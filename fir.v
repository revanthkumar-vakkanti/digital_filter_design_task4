==> flow/design.v <==
`timescale 1ns / 1ps
module fir_filter (
    input clk,               
    input res,               
    input [7:0] x,           
    output reg [15:0] y      
);
    parameter N = 4;         
    reg [7:0] coeffs [0:N-1];   
    reg [7:0] shift_reg [0:N-1];  
    integer i;
    initial begin
        coeffs[0] = 8'h02;   
        coeffs[1] = 8'h04;   
        coeffs[2] = 8'h06;   
        coeffs[3] = 8'h08;   
    end
    always @(posedge clk or posedge res) begin
        if (res) begin
            y <= 16'd0;   
            for (i = 0; i < N; i = i + 1) begin
                shift_reg[i] <= 8'd0;
            end
        end else begin
            for (i = N-1; i > 0; i = i - 1) begin
                shift_reg[i] <= shift_reg[i-1];
            end
            shift_reg[0] <= x;   
            y <= (shift_reg[0] * coeffs[0]) + 
                 (shift_reg[1] * coeffs[1]) + 
                 (shift_reg[2] * coeffs[2]) + 
                 (shift_reg[3] * coeffs[3]);
        end
    end
endmodule
### Tool chain data of fir_filter

The steps from the RTL of fir_filter to its reports follow in flow order.
Lines are those of the file above, counted from 1.
Operators: Yosys type, input widths -> output width; for muxes data width and select width s.
Cell names lack the library's common part.
A cell with -- has no value.

* top: fir_filter
* clock port: clk
* library: sky130hd
* library corner: tt_025C_1v80

### After elaboration

Yosys after proc, flatten, opt, wreduce and memory -nomap, before mapping. Enables and synchronous resets that opt folds into registers are not counted as muxes. Print and check cells are not counted. Equal cells are merged and count once.
Memory sizes are those after Yosys's memory passes, which may raise the word count (mostly to a power of two), join words into wider ones and drop unused or constant bits.

* register bits after elaboration: 48
* ROM bits: 12
* memories: 1
* input port bits: 10
* word-level cells: 13

* add/subtract/negate cells: 3
* $mul: 4

Memories
* coeffs: words 4, bits a word 3, line 9 `reg [7:0] coeffs [0:N-1];`

Operators by type and width (count)
* $mul 8x8->16: 4
* $add 16x16->16: 3

### Longest topological paths

Depth = most cells in a row (Yosys ltp): at word level without a register or memory, in the mapped netlist without a sequential cell, where the memories' decode and read muxes count.

* depth after elaboration: 4
* ABC_AREA: 0
* gate-level depth with buffers: 17
* mapped depth without buffers: 17

### Netlist

Yosys stat after the flow's synthesis: flattened, memories mapped to cells. It holds for the ABC_AREA given above (unset counts as 0); a run with the other value may have another netlist.

* mapped cells: 220
* mapped area: 2820.2 µm²
* area of sequential cells: 1151.1 µm²
* flip-flop cells: 46
* buffer cells: 2

Cell types (count)
* dfrtp_1: 46
* ha_1: 63
* fa_1: 21
* inv_1: 51
* xnor2_1: 6
* a2111oi_4: 1
* a21oi_1: 5
* o21ai_1: 5
* and3_1: 3
* buf_4: 2
* and3_4: 1
* nor2_1: 3
* mux2i_1: 1
* nand3_1: 2
* a21o_2: 1
* o2111ai_1: 1
* a211oi_1: 1
* a21o_1: 1

Other cell types: 5; their cells: 6.

### Path before layout

Source: OpenSTA report_checks on the synthesized netlist (no wires, ideal clock, input and output delay 20% of the period each), path of least setup slack; recovery checks are left aside. Register names are those of the netlist, which keeps one name where synthesis merged equal registers.

* kind: register to register
* from: register shift_reg[2][5]
* to: register y[13]
* clock period: 6.01 ns
* library setup time: 0.080 ns
* time at the first pin: 0.000 ns
* data arrival time: 4.294 ns
* data required time: 5.930 ns
* path slack: 1.636 ns
* path delay: 4.374 ns
* stages: 16
* synthesis period reached: 4.374 ns

"path delay" = arrival - input delay + setup time.
"stages": output pins that drive a net of the path, with the launching flip-flop's if there is one; two outputs of one cell count as two.
"synthesis period reached" is the clock period less the worst setup slack; recovery checks do not enter. This is arithmetic on one report: input and output delays are still those of the set period (20% each).
The rows between start and end are the longest chain of elaborated cells between them; the timing report does not say that the signal goes this way. Where chains are equally long, one stands for them.
Each line given opens the expression or statement behind the cell; cells for indexed reads and writes are added by Yosys, which also makes memories of some case tables.

* path through: dfrtp_1 ha_1 ha_1 ha_1 fa_1 fa_1 inv_1 fa_1 inv_1 ha_1 ha_1 and3_1 a2111oi_4 o21ai_1 a21oi_1 xnor2_1
* length of the longest elaborated chain: 3
* elaborated cells between the ends (all ways): 3
* RTL lines with such cells: 2

RTL lines, path after synthesis
* start: declaration: line 10 `reg [7:0] shift_reg [0:N-1];`
* start: assignment: line 22 `shift_reg[i] <= 8'd0;`
* start: assignment: line 26 `shift_reg[i] <= shift_reg[i-1];`
* $mul 8x8->16: line 31 `(shift_reg[2] * coeffs[2]) +`
* $add 16x16->16 (2 in a row): line 29 `y <= (shift_reg[0] * coeffs[0]) +`
* end: assignment: line 20 `y <= 16'd0;`
* end: assignment: line 29
* end: declaration: line 6 `output reg [15:0] y`

### Worst path after layout

Path of least setup slack in the final report of run 1 (OpenROAD, finished layout, wires in). Where an end is a register, its clock arrival counts in the times.

* kind: register to register
* from: register shift_reg[2][5]
* to: register y[13]
* clock period: 7.66 ns
* library setup time: 0.07 ns
* time at the first pin: 0.29 ns
* data arrival time: 4.81 ns
* data required time: 7.88 ns
* path slack: 3.07 ns
* stages: 16

The rows between start and end are the longest chain of elaborated cells between them; the timing report does not say that the signal goes this way. Where chains are equally long, one stands for them.

* path through: dfrtp_1 ha_1 ha_1 ha_1 fa_1 fa_1 inv_1 fa_1 inv_1 ha_1 ha_1 and3_1 a2111oi_4 o21ai_1 a21oi_1 xnor2_1
* length of the longest elaborated chain: 3
* elaborated cells between the ends (all ways): 3
* RTL lines with such cells: 2

RTL lines, path post-layout
* start: declaration: line 10 `reg [7:0] shift_reg [0:N-1];`
* start: assignment: line 22 `shift_reg[i] <= 8'd0;`
* start: assignment: line 26 `shift_reg[i] <= shift_reg[i-1];`
* $mul 8x8->16: line 31 `(shift_reg[2] * coeffs[2]) +`
* $add 16x16->16 (2 in a row): line 29 `y <= (shift_reg[0] * coeffs[0]) +`
* end: assignment: line 20 `y <= 16'd0;`
* end: assignment: line 29
* end: declaration: line 6 `output reg [15:0] y`

Data sheet: physical implementation of fir_filter

Top module fir_filter; platform sky130hd; tools Yosys and OpenROAD; 2 stored runs in no particular order. Input and output delays are each 20% of the period that was set; the output load is 0.01 pF.
"period reached": clock period set for the run, less the worst setup slack. It is reckoned from that one timing run; input and output delays stay at 20% of the period that was set.
"worst setup path time" is the time allowed to the run's worst setup path (the clock period less input and output delay, where it has them) less its slack. Clock arrival times count: a late capture clock shortens it, a late launch clock lengthens it.
"total design power": no workload was simulated; the value follows from the tool's default switching activity.

### Run 1

==> flow/run.sh <==
#!/bin/bash
# the make line also repeats the synthesis and layout settings of config.mk as NAME=value (left out here)
make -C /OpenROAD-flow-scripts/flow DESIGN_CONFIG=/design/flow/config.mk WORK_HOME=/design/flow/orfs CLKGATE_MAP_FILE= finish
==> flow/config.mk <==
export PLATFORM = sky130hd
export DESIGN_NAME = fir_filter
export DESIGN_NICKNAME = fir_filter
export VERILOG_FILES = /design/flow/design.v
export SDC_FILE = /design/flow/constraint.sdc
export NUM_CORES = 4
export LEC_CHECK = 0
export ABC_AREA = 0
export CAP_MARGIN = 0
export CELL_PAD_IN_SITES_DETAIL_PLACEMENT = 1
export CORE_ASPECT_RATIO = 0.99
export CORE_MARGIN = 2
export CORE_UTILIZATION = 33
export CTS_CLUSTER_DIAMETER = 240
export GPL_ROUTABILITY_DRIVEN = 0
export PLACE_DENSITY = 0.59
export SETUP_SLACK_MARGIN = 1.7
export SLEW_MARGIN = 20
==> flow/constraint.sdc <==
create_clock -name core_clock -period 7.66 [get_ports {clk}]
set_input_delay 1.5320 -clock core_clock [delete_from_list [all_inputs] [get_ports {clk}]]
set_output_delay 1.5320 -clock core_clock [all_outputs]
set_load 0.01 [all_outputs]

Results of run 1:
- Worst setup path time: 4.59 ns
- Type of the worst setup path: register to register
- Standard-cell area after layout: 3266.9 µm²
- Worst setup slack after layout: 3.070 ns
- Yosys chip area after synthesis: 2820.2 µm²
- Total design power: 0.001003 W
- Utilization after layout: 0.394
- Die area: 9301.4 µm²
- Lowest hold slack: 0.390 ns
- Period reached: 4.590 ns
- Setup TNS: 0.000 ns

### Run 2

==> flow/run.sh <==
#!/bin/bash
# the make line also repeats the synthesis and layout settings of config.mk as NAME=value (left out here)
make -C /OpenROAD-flow-scripts/flow DESIGN_CONFIG=/design/flow/config.mk WORK_HOME=/design/flow/orfs CLKGATE_MAP_FILE= finish
==> flow/config.mk <==
export PLATFORM = sky130hd
export DESIGN_NAME = fir_filter
export DESIGN_NICKNAME = fir_filter
export VERILOG_FILES = /design/flow/design.v
export SDC_FILE = /design/flow/constraint.sdc
export NUM_CORES = 4
export LEC_CHECK = 0
export ABC_AREA = 1
export CAP_MARGIN = 10
export CELL_PAD_IN_SITES_GLOBAL_PLACEMENT = 2
export CORE_MARGIN = 2
export CORE_UTILIZATION = 58
export CTS_CLUSTER_DIAMETER = 367
export CTS_CLUSTER_SIZE = 37
export GPL_TIMING_DRIVEN = 1
export PLACE_DENSITY_LB_ADDON = 0.0
export SLEW_MARGIN = 20
==> flow/constraint.sdc <==
create_clock -name core_clock -period 2.9 [get_ports {clk}]
set_input_delay 0.5800 -clock core_clock [delete_from_list [all_inputs] [get_ports {clk}]]
set_output_delay 0.5800 -clock core_clock [all_outputs]
set_load 0.01 [all_outputs]

Outcome of run 2: not finished: placement ended with error FLW-0024
